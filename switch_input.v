==> flow/design.v <==
module SWITCH_INPUT(  
    input wire HCLK,
    input wire HRESETn,
    input wire [31:0] HADDR,
    input wire [31:0] HWDATA,
    input wire HWRITE,
    input wire [1:0] HTRANS,
    input wire HREADY,
    input wire HSEL,
    output wire HREADYOUT,
    output reg [31:0] HRDATA,
    output wire SWITCH_IRQ,
    input wire [14:0] SWITCH
    );
    reg rHSEL;
    reg rHWRITE;
    reg [1:0] rHTRANS;
    reg [14:0] switch_reg;
    assign SWITCH_IRQ = (switch_reg == SWITCH) ? 0: 1;
    assign HREADYOUT =1'b1; 
    always @(posedge HCLK or negedge HRESETn) begin
        if(!HRESETn) begin
            switch_reg <= 14'h0000;
        end
        else begin
            if(HSEL & !HWRITE) begin
                HRDATA <= SWITCH;
                switch_reg <= SWITCH;
            end
        end
    end
endmodule
; ---- From RTL to reports: SWITCH_INPUT
; What the tools print for SWITCH_INPUT, step after step.
; Line numbers count from 1 in the design file above.
; Cell names lack the library's common part.
; Not given: -
[inputs]
design = SWITCH_INPUT
clock = HCLK
lib = sky130hd
lib_corner = tt_025C_1v80

; ---- Word-level counts
; Counts by Yosys on the flattened word-level netlist (proc, flatten, opt, wreduce; memories kept). Register bits leave out memories and registers merged into their read ports (data or address); mux counts leave out enables and synchronous resets folded into registers. Print and check cells are left out. Cells with the same type and inputs are merged into one.
[op_classes]
mux = 1
n_logic = 1
reduce_and_logical = 2
equal = 1
[ops]
columns = op, count
row1 = 15-bit equality test, 1
row2 = 2-bit AND reduction, 1
row3 = 1-bit AND, 1
row4 = 1-bit zero test, 1
row5 = 1-bit 2-to-1 mux, 1
[bits]
in_bits = 86
ff_bits = 30
elab_cells = 7

; ---- Depth
; Yosys ltp: most cells in a row. Word level: on the elaborated netlist, between registers, memories and ports. Mapped: between sequential cells and ports; inverters and the memories' decode and read muxes count.
[logic_depth]
ltp_word = 3
ABC_AREA = 0
depth_mapped = 4
depth_no_buf = 3

; ---- Mapped cells and area
; Source: synth_stat.txt of the flow (Yosys; design flattened, memories mapped). It holds for the ABC_AREA given above (unset counts as 0); a run with the other value may have another netlist.
; The area totals of this step are shown rounded.
[by_type]
columns = cell_type, count, type_area_um2
row1 = edfxtp_1, 15, 450.432
row2 = dfrtp_1, 15, 375.36
row3 = buf_4, 18, 135.13
row4 = mux2_4, 9, 135.13
row5 = xor2_1, 15, 131.376
row6 = mux2_2, 6, 67.565
row7 = buf_12, 1, 20.019
row8 = nor4_1, 3, 18.768
row9 = nand2b_4, 1, 13.763
row10 = buf_6, 1, 11.261
row11 = conb_1, 2, 7.507
row12 = nand4_1, 1, 6.256
row13 = nor3_1, 1, 5.005
row14 = inv_1, 1, 3.754
row15 = nor2_1, 1, 3.754
[mapped]
area_um2 = 1390
cells = 90
flip_flops = 30

; ---- Path before layout
; OpenSTA on the mapped netlist: ideal clock, no wires. The path of least setup slack (recovery checks aside). Input and output delay are each 20% of the period. Register names are those of the netlist, which keeps one name where synthesis merged equal registers.
[synth_timing]
path_type = input to register
startpoint = input port HWRITE
endpoint = register HRDATA[0]
clock_period_ns = 1.87
setup_ns = 0.387
delay_ns = 1.438
setup_slack_ns = 0.058
t_arrival_ns = 1.425
required_time_ns = 1.483
path_buffers = 2
launch_ns = 0.374
path_stages = 4
period_less_setup_slack_ns = 1.812
; "delay_ns" = arrival - input delay + setup time.
; "path_stages": output pins that drive a net of the path, with the launching flip-flop's if there is one; two outputs of one cell count as two.
; "period_less_setup_slack_ns" is the clock period less the worst setup slack; recovery checks do not enter. This is arithmetic on one report: input and output delays are still those of the set period (20% each).
; The rows between start and end are the longest chain of elaborated cells between them; the timing report does not say that the signal goes this way. Where chains are equally long, one stands for them.
; Each line given opens the expression or statement behind the cell; cells for indexed reads and writes are added by Yosys, which also makes memories of some case tables.
[synth_via]
cell_sequence = nand2b_4 > buf_6 > buf_12 > nor2_1
elab_chain_len = 3
cells_between = 3
cone_lines = 1
classes_between = logic: 1; reduce/logical: 2
[synth_rtl]
columns = element, line
row1 = "start, declared", 6  ; input wire HWRITE,
row2 = 1-bit zero test, 26  ; if(HSEL & !HWRITE) begin
row3 = 1-bit AND, 26
row4 = 2-bit AND reduction, -
row5 = "end, assigned", 27  ; HRDATA <= SWITCH;
row6 = "end, declared", 11  ; output reg [31:0] HRDATA,

; ---- Worst path after layout
; From the final timing report of stored run 1: the path of least setup slack in the routed layout; clock arrival at registers is part of the times.
[layout_timing]
path_type = register to output
startpoint = register switch_reg[5]
endpoint = output port SWITCH_IRQ
t_arrival_ns = 1.45
path_stages = 5
launch_ns = 0.28
output_delay_ns = 0.30
required_time_ns = 1.18
setup_slack_ns = -0.27
clock_period_ns = 1.48
path_buffers = 1
; The rows between start and end are the longest chain of elaborated cells between them; the timing report does not say that the signal goes this way. Where chains are equally long, one stands for them.
[layout_via]
cell_sequence = dfrtp_1 > xor2_1 > nor4_1 > nand4_1 > buf_2
elab_chain_len = 2
cells_between = 2
cone_lines = 1
classes_between = eq/ne: 1; mux: 1
[layout_rtl]
columns = element, line
row1 = "start, declared", 18  ; reg [14:0] switch_reg;
row2 = "start, assigned", 23  ; switch_reg <= 14'h0000;
row3 = "start, assigned", 28  ; switch_reg <= SWITCH;
row4 = 15-bit equality test, 19  ; assign SWITCH_IRQ = (switch_reg == SWITCH) ? 0: 1;
row5 = 1-bit 2-to-1 mux, 19
row6 = "end, declared", 12  ; output wire SWITCH_IRQ,

; Top module SWITCH_INPUT; platform sky130hd; tools Yosys and OpenROAD; 2 stored runs in no particular order. Input and output delays are each 20% of the period that was set; the output load is 0.01 pF.
; "timing.worst_path_ns" means the part of the period allowed to the worst setup path (the constraints hold back 20% at inputs and 20% at outputs) less its slack; where the path has registers, the arrival times of their clocks count too.
; "power.total_mw" rests on the timing tool's default activity at the inputs, not on a simulated workload.
; Values from the reports are rounded here.

[stored run 1: settings]
period_ns = 1.48
CORE_UTILIZATION = 37
HOLD_SLACK_MARGIN = 0.08
CORE_MARGIN = 7
CELL_PAD_IN_SITES_GLOBAL_PLACEMENT = 0
CELL_PAD_IN_SITES_DETAIL_PLACEMENT = 1
GPL_TIMING_DRIVEN = 0
SLEW_MARGIN = 0
MIN_ROUTING_LAYER = met2
CAP_MARGIN = 20
[stored run 1: results]
yosys.chip_area_um2 = 1390
power.total_mw = 2.06
cell_area_final_um2 = 1990
tns_setup_ns = -0.270
worst_hold_slack_ns = 0.286
setup_ws_ns = -0.270
total_die_area_um2 = 5650
timing.worst_path_ns = 1.45
timing.worst_path_kind = register to output
layout_utilization_pct = 54.8

[stored run 2: settings]
period_ns = 2.16
CORE_UTILIZATION = 36
CAP_MARGIN = 20
CORE_MARGIN = 2
SLEW_MARGIN = 20
[stored run 2: results]
yosys.chip_area_um2 = 1390
power.total_mw = 1.39
cell_area_final_um2 = 1930
tns_setup_ns = 0.000
worst_hold_slack_ns = 0.487
setup_ws_ns = 0.082
total_die_area_um2 = 4360
timing.worst_path_ns = 1.21
timing.worst_path_kind = input to output
layout_utilization_pct = 52.2
